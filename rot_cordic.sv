==> flow/design.v <==
module rot_cordic #(parameter STG  = 12,parameter SIZE = 16,parameter INT  = 4,parameter FRAC = 12) 
 (
    input                                clk,
    input                              rst_n,
    input                              start,  
    input     signed [SIZE-1:0]          Xin, 
    input     signed [SIZE-1:0]          Yin,
    input     signed [SIZE-1:0]        angle,
    output    logic  signed [SIZE-1:0]         Xout,
    output    logic  signed [SIZE-1:0]         Yout,
    output    logic                       done
);
logic   signed     [SIZE-1:0]    X_reg;
logic   signed     [SIZE-1:0]    Y_reg;
logic   signed     [SIZE-1:0]    theta;
logic   signed     [SIZE-1:0]  X_shift;
logic   signed     [SIZE-1:0]  Y_shift;
logic                       theta_sign;
logic              [3:0]     itr_count;
logic   signed [(SIZE*2)-1 : 0] X_mul ,Y_mul;
logic signed [SIZE-1:0] atan_table[0:14];
assign atan_table[00] = 16'h0c90;  
assign atan_table[01] = 16'h076b;  
assign atan_table[02] = 16'h03EB;
assign atan_table[03] = 16'h01fd;  
assign atan_table[04] = 16'h00ff;  
assign atan_table[05] = 16'h007f;
assign atan_table[06] = 16'h003f;
assign atan_table[07] = 16'h001f;
assign atan_table[08] = 16'h000f;
assign atan_table[09] = 16'h0007;
assign atan_table[10] = 16'h0003;
assign atan_table[11] = 16'h0001;
always @(posedge clk , negedge rst_n) begin
  if(!rst_n)begin
    X_reg     <=0;
    Y_reg     <=0;
    theta     <=0;
    done      <=0;
    itr_count <= STG;
   end 
   else if(start) begin
    X_reg       <=  Xin;
    Y_reg       <=  Yin;
    theta       <=angle;
    itr_count   <=    0;
    done        <=    0;
   end 
   else begin
    done <=0;
    if(itr_count != STG) begin
      X_reg <= theta_sign ? X_reg + Y_shift : X_reg - Y_shift;
      Y_reg <= theta_sign ? Y_reg - X_shift : Y_reg + X_shift;
      theta <= theta_sign ? theta + atan_table[itr_count] : theta - atan_table[itr_count];  
            if(itr_count == STG-1) begin
                done<=1;
                itr_count <= STG;
            end
            else begin
                itr_count <= itr_count +1;
                done <= 0;
            end
    end
  end
end
always_comb begin 
  X_shift    = X_reg>>>itr_count;                  
  Y_shift    = Y_reg>>>itr_count;
  theta_sign =theta[SIZE-1];                      
  X_mul =    ($signed(X_reg) * $signed(16'h09b8))>>>12;
  Y_mul =    ($signed(Y_reg) * $signed(16'h09b8))>>>12;
  Xout       =  X_mul;
  Yout       =  Y_mul;
end
endmodule
# Reports on rot_cordic
# Tool output for the design above, in the order of the flow.
# Line numbers count from 1 in the design file above.
# Operators: Yosys type, input widths -> output width; for muxes data width and select width s.
# Cell names lack the library's common part.
# Not given: --
[inputs]
top_module = "rot_cordic"
clock_port = "clk"
cell_library = "sky130hd"
pvt_corner = "tt_025C_1v80"

# Elaborated design
# Yosys after proc, flatten, opt, wreduce and memory -nomap, before mapping. Print and check cells are not counted. Equal cells are merged and count once.
[bits]
in_bits = 51
register_bits = 53
wordCells = 51
[op_classes]
n_reduce_logical = 2
equal = 15
mul = 2
addsub = 7
n_mux = 18
shift = 2
[op_table]
columns = ["cell", "count"]
rows = [
  ["$mul 16x10->25 const B", 2],
  ["$pmux 16 s15", 1],
  ["$mux 16", 11],
  ["$add 16x16->16", 3],
  ["$sub 16x16->16", 3],
  ["$sshr 16x4->16", 2],
  ["$eq 4x4->1 const B", 7],
  ["$eq 4x3->1 const B", 4],
  ["$mux 4", 3],
  ["$eq 4x2->1 const B", 2],
  ["$add 4x1->4 const B", 1],
  ["$eq 4x1->1 const B", 1],
  ["$ne 4x4->1 const B", 1],
  ["$logic_not 4->1", 1],
  ["$mux 1", 3],
  ["$reduce_bool 2->1", 1],
]

# Logic depth
# Yosys ltp: most cells in a row. Word level: on the elaborated netlist, between registers, memories and ports. Mapped: between sequential cells and ports; inverters and the memories' decode and read muxes count.
[logic_depth]
ltp_word = 8
ABC_AREA = 1
mapped_depth = 31
depth_no_buf = 29

# Mapped cells and area
# Yosys stat after the flow's synthesis: flattened, memories mapped to cells. It holds for the ABC_AREA given above (unset counts as 0); a run with the other value may have another netlist.
[mapped]
area_mm2 = 0.0124407
n_buf = 44
ff_cells = 53
mapped_cells = 1698
[by_type]
columns = ["cell", "count", "area_total_um2"]
rows = [
  ["fa_1", 117, 2.34E+03],
  ["ha_1", 177, 2.21E+03],
  ["dfrtp_1", 51, 1.28E+03],
  ["nand2_1", 329, 1.23E+03],
  ["inv_1", 314, 1178.63],
  ["nand3_1", 142, 710.682],
  ["a21oi_1", 102, 510.49],
  ["xor2_1", 56, 490.47],
  ["o21ai_0", 93, 465.446],
  ["xnor2_1", 34, 297.786],
  ["nor2_1", 70, 262.752],
  ["a22oi_1", 22, 165.158],
  ["buf_2", 22, 110.106],
  ["a31oi_1", 17, 106.352],
  ["a21o_1", 13, 97.594],
  ["nand2_2", 12, 75.072],
  ["nor2_2", 11, 68.816],
  ["nand3_2", 6, 60.058],
]
# Other cell types: 29; their cells: 110.

# Path before layout
# Source: OpenSTA report_checks on the synthesized netlist (no wires, ideal clock, input and output delay 20% of the period each), path of least setup slack; recovery checks are left aside. Register names are those of the netlist, which keeps one name where synthesis merged equal registers.
[synth_path]
kind = "register to output"
startpoint = "register Y_reg[11]"
endpoint = "output port Yout[10]"
path_slack_ns = 2.293
arrival_ns = 4.411
launch_ns = 0.000
n_path_buf = 0
delay_ns = 4.411
output_delay_ns = 1.676
clock_period_ns = 8.38
path_stages = 19
period_less_setup_slack_ns = 6.087
# "delay_ns" is the arrival time less input delay plus setup time.
# At an output port there is no setup time.
# "path_stages": output pins that drive a net of the path, with the launching flip-flop's if there is one; two outputs of one cell count as two.
# "period_less_setup_slack_ns" is the clock period less the worst setup slack; recovery checks do not enter. This is arithmetic on one report: input and output delays are still those of the set period (20% each).
# Between the ends stands the longest chain of elaborated cells between them, by number of cells; it is not shown to be the way that was timed. Of several equally long chains one is given.
# Each line given opens the expression or statement behind the cell; cells for indexed reads and writes are added by Yosys, which also makes memories of some case tables.
# A register here has more assigning lines than the two given.
[synth_between]
cell_sequence = "dfrtp_1 -> ha_1 -> inv_1 -> fa_1 -> inv_1 -> fa_1 -> fa_1 -> inv_1 -> fa_1 -> inv_1 -> ha_1 -> nand2_1 -> nor4_1 -> a21oi_1 -> o21ai_0 -> nand2_1 -> nand2_1 -> a21oi_1 -> xnor2_1"
elab_chain_cells = 1
[synth_lines]
columns = ["element", "line_no", "source"]
rows = [
  ["start, declared", 14, "logic   signed     [SIZE-1:0]    Y_reg;"],
  ["start, assigned", 44, "Y_reg       <=  Yin;"],
  ["start, assigned", 53, "Y_reg <= theta_sign ? Y_reg - X_shift : Y_reg + X_shift;"],
  ["$mul 16x10->25", 71, "Y_mul =    ($signed(Y_reg) * $signed(16'h09b8))>>>12;"],
  ["end, declared", 10, "output    logic  signed [SIZE-1:0]         Yout,"],
]

# Timing after layout
# Path of least setup slack in the final report of job 1 (OpenROAD, finished layout, wires in). Where an end is a register, its clock arrival counts in the times.
[layout_path]
kind = "register to output"
startpoint = "register X_reg[14]"
endpoint = "output port Xout[15]"
arrival_ns = 5.94
n_path_buf = 1
launch_ns = 0.32
path_slack_ns = 3.58
path_stages = 20
clock_period_ns = 11.9
output_delay_ns = 2.38
# Between the ends stands the longest chain of elaborated cells between them, by number of cells; it is not shown to be the way that was timed. Of several equally long chains one is given.
# A register here has more assigning lines than the two given.
[layout_between]
cell_sequence = "dfrtp_1 -> inv_1 -> ha_1 -> inv_1 -> ha_1 -> fa_1 -> fa_1 -> inv_1 -> fa_1 -> inv_1 -> ha_1 -> nand2_1 -> nor4_1 -> nand4_1 -> nand3_1 -> nand3_1 -> nand2_1 -> a31oi_1 -> xnor2_1 -> clkdlybuf4s50_1"
elab_chain_cells = 1
[layout_lines]
columns = ["element", "line_no", "source"]
rows = [
  ["start, declared", 13, "logic   signed     [SIZE-1:0]    X_reg;"],
  ["start, assigned", 43, "X_reg       <=  Xin;"],
  ["start, assigned", 52, "X_reg <= theta_sign ? X_reg + Y_shift : X_reg - Y_shift;"],
  ["$mul 16x10->25", 70, "X_mul =    ($signed(X_reg) * $signed(16'h09b8))>>>12;"],
  ["end, declared", 9, "output    logic  signed [SIZE-1:0]         Xout,"],
]

# Measured results for rot_cordic: 2 stored runs of the Yosys and OpenROAD flow on sky130hd. The settings differ; the order carries no meaning. The constraints put input and output delay at 20% of the set period each and load the outputs with 0.01 pF.
# "period_less_ws_ns" means the clock period less the worst setup slack. The figure is calculated, with input and output delays left at 20% of the set period.

[[run]]
name = "job 1"
[run.settings]
period_ns = 11.9
CORE_UTILIZATION = 26
SETUP_SLACK_MARGIN = 1.06
PLACE_DENSITY_LB_ADDON = 0.19
CORE_ASPECT_RATIO = 0.64
CORE_MARGIN = 6
CELL_PAD_IN_SITES_GLOBAL_PLACEMENT = 1
TNS_END_PERCENT = 55
ABC_AREA = 1
CTS_CLUSTER_SIZE = 52
SLEW_MARGIN = 5
MIN_ROUTING_LAYER = "met1"
MAX_ROUTING_LAYER = "met4"
CAP_MARGIN = 20
[run.results]
die_mm2 = 0.053374
worst_setup_slack_ns = 3.583
ys_area_mm2 = 0.0124407
hold_worst_slack_ns = 0.504
finalUtil_frac = 0.3
period_less_ws_ns = 8.317

[[run]]
name = "job 2"
[run.settings]
period_ns = 6.14
CORE_UTILIZATION = 23
SETUP_SLACK_MARGIN = 1.05
PLACE_DENSITY_LB_ADDON = 0.01
HOLD_SLACK_MARGIN = 0.15
CORE_ASPECT_RATIO = 0.85
CELL_PAD_IN_SITES_DETAIL_PLACEMENT = 1
GPL_ROUTABILITY_DRIVEN = 1
CTS_CLUSTER_SIZE = 25
CTS_CLUSTER_DIAMETER = 130
CAP_MARGIN = 0
CORE_MARGIN = 2
SLEW_MARGIN = 20
[run.results]
die_mm2 = 0.0563762
worst_setup_slack_ns = -0.221
ys_area_mm2 = 0.012532
hold_worst_slack_ns = 0.591
finalUtil_frac = 0.313
period_less_ws_ns = 6.361
